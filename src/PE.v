==> flow/design.v <==
`timescale 1ns/100ps
module PE(clk, rst, bias, co_prob, perturb_prob, parent_gene0, parent_gene1, child_gene);
input clk;
input rst;
input bias;
input [7:0] co_prob;
input [7:0] perturb_prob;
input [31:0] parent_gene0;
input [31:0] parent_gene1;
reg [31:0] temp_latch;
output reg [31:0] child_gene;
wire [31:0] crossover_gene;
crossover_engine c_engine (.clk(clk), .rst(rst), .bias(bias), .co_prob(co_prob), .parent_gene0(parent_gene0), .parent_gene1(parent_gene1), .crossover_gene(crossover_gene));
perturb_engine p_engine (.clk(clk), .rst(rst), .perturb_prob(perturb_prob), .crossover_gene(temp_latch), .child_gene(child_gene));
always @(posedge clk)
begin
    if(rst == 1'b0)
        begin
            temp_latch = crossover_gene;
        end
end
endmodule
`timescale 1ns/100ps
module crossover_engine(clk, rst, bias, co_prob, parent_gene0, parent_gene1, crossover_gene);
input clk;
input rst;
input [31:0] parent_gene0;
input [31:0] parent_gene1;
input bias;
input [7:0] co_prob;
reg [7:0] seed_wire1 = 8'b00001110;
reg [7:0] seed_wire2 = 8'b00001111;
reg [7:0] seed_wire3 = 8'b11000001;
reg [7:0] seed_wire4 = 8'b11000011;
wire select_out1;
wire select_out2;
wire select_out3;
wire select_out4;
output reg [31:0] crossover_gene;
crossover_selector c1 (.clk(clk), .rst(rst), .bias(bias), .prob(co_prob), .seed(seed_wire1), .select(select_out1));
crossover_selector c2 (.clk(clk), .rst(rst), .bias(bias), .prob(co_prob), .seed(seed_wire2), .select(select_out2));
crossover_selector c3 (.clk(clk), .rst(rst), .bias(bias), .prob(co_prob), .seed(seed_wire3), .select(select_out3));
crossover_selector c4 (.clk(clk), .rst(rst), .bias(bias), .prob(co_prob), .seed(seed_wire4), .select(select_out4));
mux m1(.din_0(parent_gene0[7:0]), .din_1(parent_gene1[7:0]), .sel(select_out1), .mux_out(crossover_gene[7:0]));
mux m2(.din_0(parent_gene0[15:8]), .din_1(parent_gene1[15:8]), .sel(select_out2), .mux_out(crossover_gene[15:8]));
mux m3(.din_0(parent_gene0[23:16]), .din_1(parent_gene1[23:16]), .sel(select_out3), .mux_out(crossover_gene[23:16]));
mux m4(.din_0(parent_gene0[31:24]), .din_1(parent_gene1[31:24]), .sel(select_out4), .mux_out(crossover_gene[31:24]));
always @(posedge clk)
begin
    if(rst==1'b1)
        begin
        end
end
endmodule
`timescale 1ns/100ps
module crossover_selector(clk, rst, bias, prob, seed, select);
input clk;
input rst;
input [0:0] bias;
input [7:0] prob;
input [7:0] seed;
wire [7:0] random;
lfsr random_lfsr (.out(random), .clk(clk), .rst(rst), .seed(seed));
output reg select;
always @(posedge clk)
begin
    if(rst==1'b1)
        begin
            select <= 1'b0;
        end
    else 
    begin
        if (prob > random) 
        begin
            select <= 1 ^ bias;
        end
        else begin
            select <= 0 ^ bias;
        end
    end
end
endmodule
`timescale 1ns/100ps
module lfsr (out, clk, rst, seed);
  output reg [7:0] out;
  input clk, rst;
  input [7:0] seed;
  wire feedback;
  assign feedback = out[7] ^ ~out[6] ^ ~out[5] ^ ~out[4];
always @(posedge clk, posedge rst)
  begin
    if (rst)
      out = seed;
    else
      out = {out[6:0],feedback};
  end
endmodule
`timescale 1ns/100ps
module mux(
din_0      ,  
din_1      ,  
sel        ,  
mux_out       
);
input [7:0] din_0;
input [7:0] din_1; 
input sel ;
output [7:0] mux_out;
assign mux_out = (sel) ? din_1 : din_0;
endmodule  
`timescale 1ns/100ps
module perturb_engine(clk, rst, perturb_prob, crossover_gene, child_gene);
input clk;
input rst;
input [31:0] crossover_gene;
input [7:0] perturb_prob;
reg [7:0] seed_wire1 = 8'b00001110;
reg [7:0] seed_wire2 = 8'b00001111;
reg [7:0] seed_wire3 = 8'b11000001;
reg [7:0] seed_wire4 = 8'b11000011;
reg [7:0] mutatedseed_wire1 = 8'b11101100;
reg [7:0] mutatedseed_wire2 = 8'b00101110;
reg [7:0] mutatedseed_wire3 = 8'b11001001;
reg [7:0] mutatedseed_wire4 = 8'b01101001;
wire [7:0] random1_wire;
wire [7:0] random2_wire;
wire [7:0] random3_wire;
wire [7:0] random4_wire;
lfsr randomp1_lfsr (.out(random1_wire), .clk(clk), .rst(rst), .seed(mutatedseed_wire1));
lfsr randomp2_lfsr (.out(random2_wire), .clk(clk), .rst(rst), .seed(mutatedseed_wire2));
lfsr randomp3_lfsr (.out(random3_wire), .clk(clk), .rst(rst), .seed(mutatedseed_wire3));
lfsr randomp4_lfsr (.out(random4_wire), .clk(clk), .rst(rst), .seed(mutatedseed_wire4));
wire select_out1;
wire select_out2;
wire select_out3;
wire select_out4;
output reg [31:0] child_gene;
perturb_selector p1 (.clk(clk), .rst(rst), .perturb_prob(perturb_prob), .seed(seed_wire1), .select(select_out1));
perturb_selector p2 (.clk(clk), .rst(rst), .perturb_prob(perturb_prob), .seed(seed_wire2), .select(select_out2));
perturb_selector p3 (.clk(clk), .rst(rst), .perturb_prob(perturb_prob), .seed(seed_wire3), .select(select_out3));
perturb_selector p4 (.clk(clk), .rst(rst), .perturb_prob(perturb_prob), .seed(seed_wire4), .select(select_out4));
mux m1(.din_0(crossover_gene[7:0]), .din_1(random1_wire), .sel(select_out1), .mux_out(child_gene[7:0]));
mux m2(.din_0(crossover_gene[15:8]), .din_1(random2_wire), .sel(select_out2), .mux_out(child_gene[15:8]));
mux m3(.din_0(crossover_gene[23:16]), .din_1(random3_wire), .sel(select_out3), .mux_out(child_gene[23:16]));
mux m4(.din_0(crossover_gene[31:24]), .din_1(random4_wire), .sel(select_out4), .mux_out(child_gene[31:24]));
always @(posedge clk)
begin
    if(rst==1'b1)
        begin
        end
end
endmodule
`timescale 1ns/100ps
module perturb_selector(clk, rst, perturb_prob, seed, select);
input clk;
input rst;
input [7:0] perturb_prob;
input [7:0] seed;
wire [7:0] random;
lfsr random_lfsr (.out(random), .clk(clk), .rst(rst), .seed(seed));
output reg select;
always @(posedge clk)
begin
    if(rst==1'b1)
        begin
            select <= 1'b0;
        end
    else 
    begin
        if (perturb_prob > random) 
        begin
            select <= 1;
        end
        else begin
            select <= 0;
        end
    end
end
endmodule
## Reports on PE

What the tools print for PE, step after step.
Lines are those of the file above, counted from 1.
Not given: -

| design | value |
|---|---|
| design top | PE |
| clock | clk |
| library | sky130hd |
| library corner | tt_025C_1v80 |

## After elaboration

Source: Yosys, flattened and elaborated, memories not mapped. Widths are those after wreduce; folded enables and synchronous resets count as part of the registers. Registers that Yosys merges into a memory's read port (data or address) are not register bits. Print and check cells do not count. Equal cells are merged and count once.

| storage and ports | value |
|---|---|
| bits in registers | 136 |
| output and inout port bits | 32 |
| clocked read ports x word width | 0 |
| elaborated cells | 118 |
| bits in read-only memories | 0 |
| memories kept | 0 |
| input bits | 83 |
| latch bits | 0 |
| RAM bits | 0 |

| cells by class | value |
|---|---|
| muxes and demuxes | 16 |
| bitwise operators | 73 |
| reduce/logical cells | 0 |
| equal/unequal tests | 0 |
| shift-type cells | 0 |
| div/mod/pow operators | 0 |
| order comparisons | 8 |
| $mul | 0 |
| add/subtract/negate cells | 0 |

Operators by type and width:

| cell | number |
|---|---|
| > comparator 8 bit | 8 |
| two-way mux 8 bit | 8 |
| NOT 1 bit | 37 |
| bitwise XOR 1 bit | 36 |
| two-way mux 1 bit | 8 |

## Longest topological paths

Longest topological path by Yosys (ltp), each cell counted once; first at word level (registers and memories cut), then after technology mapping (sequential cells cut; the memories' decode and read muxes count).

| logic depth | value |
|---|---|
| word-level depth | 4 |
| ABC_AREA | 0 |
| gate-level depth with buffers | 7 |
| depth with buffers taken out | 7 |

## Netlist

The flow's flattened synthesis, as Yosys stat reports it; memories are mapped. The netlist is that of the ABC_AREA named above (0 if unset); the other value can give another one.

Cells by type:

| cell type | number | total area (sq um) |
|---|---|---|
| sky130_fd_sc_hd__dfrtp_1 | 51 | 1.28E+03 |
| sky130_fd_sc_hd__dfstp_2 | 45 | 1.18E+03 |
| sky130_fd_sc_hd__edfxtp_1 | 32 | 960.922 |
| sky130_fd_sc_hd__ha_1 | 64 | 800.768 |
| sky130_fd_sc_hd__mux2_2 | 64 | 720.691 |
| sky130_fd_sc_hd__xnor2_1 | 36 | 315.302 |
| sky130_fd_sc_hd__inv_1 | 59 | 221.462 |
| sky130_fd_sc_hd__dfxtp_1 | 8 | 160.154 |
| sky130_fd_sc_hd__a21oi_1 | 24 | 120.115 |
| sky130_fd_sc_hd__nand4_1 | 16 | 100.096 |
| sky130_fd_sc_hd__o21ai_4 | 4 | 65.062 |
| sky130_fd_sc_hd__a21o_1 | 8 | 60.058 |
| sky130_fd_sc_hd__o21a_1 | 8 | 60.058 |
| sky130_fd_sc_hd__nor2b_1 | 8 | 50.048 |
| sky130_fd_sc_hd__buf_2 | 8 | 40.038 |
| sky130_fd_sc_hd__mux2i_1 | 4 | 40.038 |
| sky130_fd_sc_hd__o21ai_2 | 4 | 35.034 |
| sky130_fd_sc_hd__o211ai_1 | 4 | 30.029 |

Other cell types: 5; their cells: 18.

| synthesis totals | value |
|---|---|
| mapped cells | 465 |
| sequential area | 3,579.7 sq um |
| flip-flops | 136 |
| mapped area | 6,338.6 sq um |
| buffers | 8 |

## Path before layout

Source: OpenSTA report_checks on the synthesized netlist (no wires, ideal clock, input and output delay 20% of the period each), path of least setup slack; recovery checks are left aside. Register names are those of the netlist, which keeps one name where synthesis merged equal registers.

| timing path after synthesis | value |
|---|---|
| kind | input port to flip-flop |
| start point | in rst |
| end point | reg c_engine.c1.select |
| setup time | 0.085 ns |
| required time | 4.105 ns |
| external input delay | 0.838 ns |
| path slack | 0.036 ns |
| data arrival time | 4.069 ns |
| path delay | 3.316 ns |
| path buffers | 0 |
| period | 4.19 ns |
| launch time at the first pin | 0.838 ns |
| stages | 3 |
| synthesis period reached | 4.154 ns |

"path delay" = arrival - input delay + setup time.
"stages": output pins that drive a net of the path, with the launching flip-flop's if there is one; two outputs of one cell count as two.
"synthesis period reached" is the clock period less the worst setup slack; recovery checks do not enter. This is arithmetic on one report: input and output delays are still those of the set period (20% each).
At most two assigning lines are given for a register; there are more.

| on the way, after synthesis | value |
|---|---|
| cell sequence | sky130_fd_sc_hd__inv_1 sky130_fd_sc_hd__nand2_1 sky130_fd_sc_hd__mux2i_1 |

Ends and longest elaborated chain, after synthesis:

| element | line | text |
|---|---|---|
| start: declaration | 4 | `input rst;` |
| end: assignment | 75 | `select <= 1 ^ bias;` |
| end: assignment | 78 | `select <= 0 ^ bias;` |
| end: declaration | 64 | `output reg select;` |

Chain of elaborated cells between the ends: none given.

Appendix: runs

PE on sky130hd: 2 stored runs with different settings, listed in no order. Input and output delays are each 20% of the period that was set; the output load is 0.01 pF.
Among the settings, - means not set for that run.

| run | period_ns | CORE_UTILIZATION | CELL_PAD_IN_SITES_DETAIL_PLACEMENT | GPL_TIMING_DRIVEN | CTS_CLUSTER_DIAMETER | SLEW_MARGIN | CAP_MARGIN | CORE_MARGIN | PLACE_DENSITY_LB_ADDON | CELL_PAD_IN_SITES_GLOBAL_PLACEMENT | CTS_CLUSTER_SIZE |
|---|---|---|---|---|---|---|---|---|---|---|---|
| flow run A | 2.97 | 65 | 1 | 1 | 170 | 10 | 20 | 2 | - | - | - |
| flow run B | 3.09 | 65 | 1 | - | - | 5 | 35 | 2 | 0.29 | 1 | 30 |

Flow run A: no results, placement failed with DPL-0033
Flow run B: no results, placement failed with FLW-0024
